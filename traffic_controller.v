==> flow/design.v <==
`timescale 1ns / 1ps
module traffic_controller #(
    parameter integer GREEN_CYCLES  = 50,    
    parameter integer YELLOW_CYCLES = 10,    
    parameter integer CNT_WIDTH     = 16     
)(
    input  wire clk,
    input  wire rst_n,    
    output reg hw_green,
    output reg hw_yellow,
    output reg hw_red,
    output reg farm_green,
    output reg farm_yellow,
    output reg farm_red
);
    localparam [1:0]
        S_HW_GREEN   = 2'b00,
        S_HW_YELLOW  = 2'b01,
        S_FARM_GREEN = 2'b10,
        S_FARM_YELLOW= 2'b11;
    reg [1:0] state, next_state;
    reg [CNT_WIDTH-1:0] counter;
    wire [CNT_WIDTH-1:0] green_cycles  = GREEN_CYCLES;
    wire [CNT_WIDTH-1:0] yellow_cycles = YELLOW_CYCLES;
    always @(posedge clk or negedge rst_n) begin
        if (!rst_n) begin
            state   <= S_HW_GREEN;
            counter <= green_cycles - 1;
        end else begin
            state <= next_state;
            if (counter == 0) begin
                case (next_state)
                    S_HW_GREEN, S_FARM_GREEN: counter <= green_cycles - 1;
                    S_HW_YELLOW, S_FARM_YELLOW: counter <= yellow_cycles - 1;
                    default: counter <= green_cycles - 1;
                endcase
            end else begin
                counter <= counter - 1;
            end
        end
    end
    always @(*) begin
        case (state)
            S_HW_GREEN: begin
                if (counter == 0) next_state = S_HW_YELLOW; else next_state = S_HW_GREEN;
            end
            S_HW_YELLOW: begin
                if (counter == 0) next_state = S_FARM_GREEN; else next_state = S_HW_YELLOW;
            end
            S_FARM_GREEN: begin
                if (counter == 0) next_state = S_FARM_YELLOW; else next_state = S_FARM_GREEN;
            end
            S_FARM_YELLOW: begin
                if (counter == 0) next_state = S_HW_GREEN; else next_state = S_FARM_YELLOW;
            end
            default: next_state = S_HW_GREEN;
        endcase
    end
    always @(*) begin
        hw_green  = 1'b0;
        hw_yellow = 1'b0;
        hw_red    = 1'b0;
        farm_green  = 1'b0;
        farm_yellow = 1'b0;
        farm_red    = 1'b0;
        case (state)
            S_HW_GREEN: begin
                hw_green = 1'b1;
                farm_red = 1'b1;
            end
            S_HW_YELLOW: begin
                hw_yellow = 1'b1;
                farm_red   = 1'b1;
            end
            S_FARM_GREEN: begin
                farm_green = 1'b1;
                hw_red     = 1'b1;
            end
            S_FARM_YELLOW: begin
                farm_yellow = 1'b1;
                hw_red     = 1'b1;
            end
            default: begin
                hw_red = 1'b1;
                farm_red = 1'b1;
            end
        endcase
    end
endmodule
From RTL to reports: traffic_controller
What the tools print for traffic_controller, step after step.
Line numbers count from 1 in the design file above.
{"block": "design", "design": "traffic_controller", "clk_port": "clk", "library": "sky130hd", "lib_corner": "tt_025C_1v80"}

After elaboration
Counts by Yosys on the flattened word-level netlist (proc, flatten, opt, wreduce; memories kept). Register bits leave out memories and registers merged into their read ports (data or address); mux counts leave out enables and synchronous resets folded into registers. Print and check cells are left out.
{"block": "word_totals", "wordCells": 33, "register_bits": 18, "in_bits": 2}
{"block": "op_classes", "muxes": 13, "reduce_and_logical": 11, "n_eq": 6, "add_sub_neg": 1}
{"block": "ops", "operator": "16-bit parallel mux with 2-bit select", "count": 1}
{"block": "ops", "operator": "16-bit by 1-bit subtractor with 16-bit output with constant B", "count": 1}
{"block": "ops", "operator": "16-bit zero test", "count": 1}
{"block": "ops", "operator": "16-bit 2-to-1 mux", "count": 1}
{"block": "ops", "operator": "3-bit OR reduction", "count": 4}
{"block": "ops", "operator": "1-bit parallel mux with 2-bit select", "count": 6}
{"block": "ops", "operator": "2-bit equality test with constant B", "count": 4}
{"block": "ops", "operator": "2-bit OR reduction", "count": 4}
{"block": "ops", "operator": "2-bit parallel mux with 4-bit select", "count": 1}
{"block": "ops", "operator": "2-bit by 1-bit equality test with 1-bit output with constant B", "count": 2}
{"block": "ops", "operator": "2-bit zero test", "count": 2}
{"block": "ops", "operator": "2-bit 2-to-1 mux", "count": 2}
{"block": "ops", "operator": "1-bit 2-to-1 mux", "count": 2}

Longest topological paths
Depth = most cells in a row (Yosys ltp): at word level without a register or memory, in the mapped netlist without a sequential cell, where the memories' decode and read muxes count.
{"block": "depth", "word_depth": 7, "abc_area": 0, "depth_mapped": 7}

After synthesis
Yosys stat after the flow's synthesis: flattened, memories mapped to cells. It holds for the ABC_AREA given above (unset counts as 0); a run with the other value may have another netlist.
The area totals of this step are shown rounded.
{"block": "types", "cell_type": "sky130_fd_sc_hd__dfrtp_1", "count": 16, "area_total_um2": 400.384}
{"block": "types", "cell_type": "sky130_fd_sc_hd__dfstp_2", "count": 4, "area_total_um2": 105.101}
{"block": "types", "cell_type": "sky130_fd_sc_hd__mux2_2", "count": 9, "area_total_um2": 101.347}
{"block": "types", "cell_type": "sky130_fd_sc_hd__nor2_1", "count": 16, "area_total_um2": 60.058}
{"block": "types", "cell_type": "sky130_fd_sc_hd__xnor2_1", "count": 6, "area_total_um2": 52.55}
{"block": "types", "cell_type": "sky130_fd_sc_hd__or4_1", "count": 3, "area_total_um2": 22.522}
{"block": "types", "cell_type": "sky130_fd_sc_hd__nor4_4", "count": 1, "area_total_um2": 21.27}
{"block": "types", "cell_type": "sky130_fd_sc_hd__nor3_1", "count": 4, "area_total_um2": 20.019}
{"block": "types", "cell_type": "sky130_fd_sc_hd__nor4_1", "count": 3, "area_total_um2": 18.768}
{"block": "types", "cell_type": "sky130_fd_sc_hd__inv_1", "count": 4, "area_total_um2": 15.014}
{"block": "types", "cell_type": "sky130_fd_sc_hd__ha_1", "count": 1, "area_total_um2": 12.512}
{"block": "types", "cell_type": "sky130_fd_sc_hd__or2_2", "count": 2, "area_total_um2": 12.512}
{"block": "types", "cell_type": "sky130_fd_sc_hd__buf_6", "count": 1, "area_total_um2": 11.261}
{"block": "types", "cell_type": "sky130_fd_sc_hd__nand2_1", "count": 3, "area_total_um2": 11.261}
{"block": "types", "cell_type": "sky130_fd_sc_hd__o41a_1", "count": 1, "area_total_um2": 11.261}
{"block": "types", "cell_type": "sky130_fd_sc_hd__or4_4", "count": 1, "area_total_um2": 11.261}
{"block": "types", "cell_type": "sky130_fd_sc_hd__a21oi_1", "count": 2, "area_total_um2": 10.01}
{"block": "types", "cell_type": "sky130_fd_sc_hd__mux2i_1", "count": 1, "area_total_um2": 10.01}
Not listed: further types 11, cells in them 13.
{"block": "synth_totals", "area_um2": 996, "ffs": 20, "mapped_cells": 91}

Timing after synthesis
OpenSTA on the mapped netlist: ideal clock, no wires. The path of least setup slack (recovery checks aside). Input and output delay are each 20% of the period. Register names are those of the netlist, which keeps one name where synthesis merged equal registers.
{"block": "synth_path", "kind": "register to register", "from": "register counter[1]", "to": "register (name not given)", "stages": 6, "n_path_buf": 0, "required_time_ns": 2.335, "launch_ns": 0.000, "slack_ns": 0.449, "t_arrival_ns": 1.886, "clock_period_ns": 2.46, "delay_ns": 2.011, "synth_period_reached_ns": 2.011}
"delay_ns" = arrival - input delay + setup time.
"stages" counts driving pins, that of a launching flip-flop among them; a cell with two outputs on the path counts twice.
"synth_period_reached_ns" is the clock period less the worst setup slack; recovery checks do not enter. This is arithmetic on one report: input and output delays are still those of the set period (20% each).
At most two assigning lines are given for a register; there are more.
{"block": "synth_between", "path_cell_list": "sky130_fd_sc_hd__dfrtp_1 > sky130_fd_sc_hd__inv_1 > sky130_fd_sc_hd__ha_1 > sky130_fd_sc_hd__or3b_2 > sky130_fd_sc_hd__nor4_4 > sky130_fd_sc_hd__mux2_2"}
{"block": "synth_lines", "item": "from (decl)", "line_no": 22, "text": "reg [CNT_WIDTH-1:0] counter;"}
{"block": "synth_lines", "item": "from (assign)", "line_no": 28, "text": "counter <= green_cycles - 1;"}
{"block": "synth_lines", "item": "from (assign)", "line_no": 33, "text": "S_HW_GREEN, S_FARM_GREEN: counter <= green_cycles - 1;"}
Chain of elaborated cells between the ends: none given.

Worst path after layout
Path of least setup slack in the final report of entry A (OpenROAD, finished layout, wires in). Where an end is a register, its clock arrival counts in the times.
{"block": "layout_path", "kind": "register to output", "from": "register (name not given)", "to": "output port hw_green", "t_arrival_ns": 1.63, "launch_ns": 0.25, "clock_period_ns": 2.74, "output_delay_ns": 0.55, "required_time_ns": 2.19, "stages": 4, "slack_ns": 0.56, "n_path_buf": 1}
{"block": "layout_between", "path_cell_list": "sky130_fd_sc_hd__dfrtp_1 > sky130_fd_sc_hd__or2_2 > sky130_fd_sc_hd__nor2_1 > sky130_fd_sc_hd__clkdlybuf4s50_1"}
{"block": "layout_lines", "item": "to (decl)", "line_no": 9, "text": "output reg hw_green,"}
Chain of elaborated cells between the ends: none given.

Ticket comment

Flow measurements of traffic_controller on sky130hd: 2 stored runs with different settings, listed in no order. Input and output delays are each 20% of the period that was set; the output load is 0.01 pF.
By "period_reached_ns" is meant the clock period of the run minus its worst setup slack. This is arithmetic on one report: input and output delays are still those of the set period (20% each).
"worst_path_time_ns" is the time allowed to the run's worst setup path (the clock period less input and output delay, where it has them) less its slack. Clock arrival times count: a late capture clock shortens it, a late launch clock lengthens it.
"power_uw": no workload was simulated; the value follows from the tool's default switching activity.
The results are shown rounded.

{"run": "entry A", "settings": { "period_ns": 2.74, "CORE_UTILIZATION": 26, "GPL_ROUTABILITY_DRIVEN": 0, "CTS_CLUSTER_SIZE": 33, "CTS_CLUSTER_DIAMETER": 24, "SLEW_MARGIN": 5, "CAP_MARGIN": 20, "CORE_MARGIN": 2 }, "results": { "worst_path_time_ns": 1.63, "worstPathKind": "register to output", "yosys_chip_area_um2": 996, "fin_ws_ns": 0.558, "period_reached_ns": 2.182, "final_die_area_um2": 4340, "finish.stdcell_area_um2": 1180, "power_uw": 524 }}
{"run": "entry B", "settings": { "period_ns": 2.32, "CAP_MARGIN": 20, "CORE_MARGIN": 2, "CORE_UTILIZATION": 40, "SLEW_MARGIN": 20 }, "results": { "worst_path_time_ns": 2.17, "worstPathKind": "register to register", "yosys_chip_area_um2": 996, "fin_ws_ns": 0.145, "period_reached_ns": 2.175, "final_die_area_um2": 2910, "finish.stdcell_area_um2": 1140, "power_uw": 528 }}
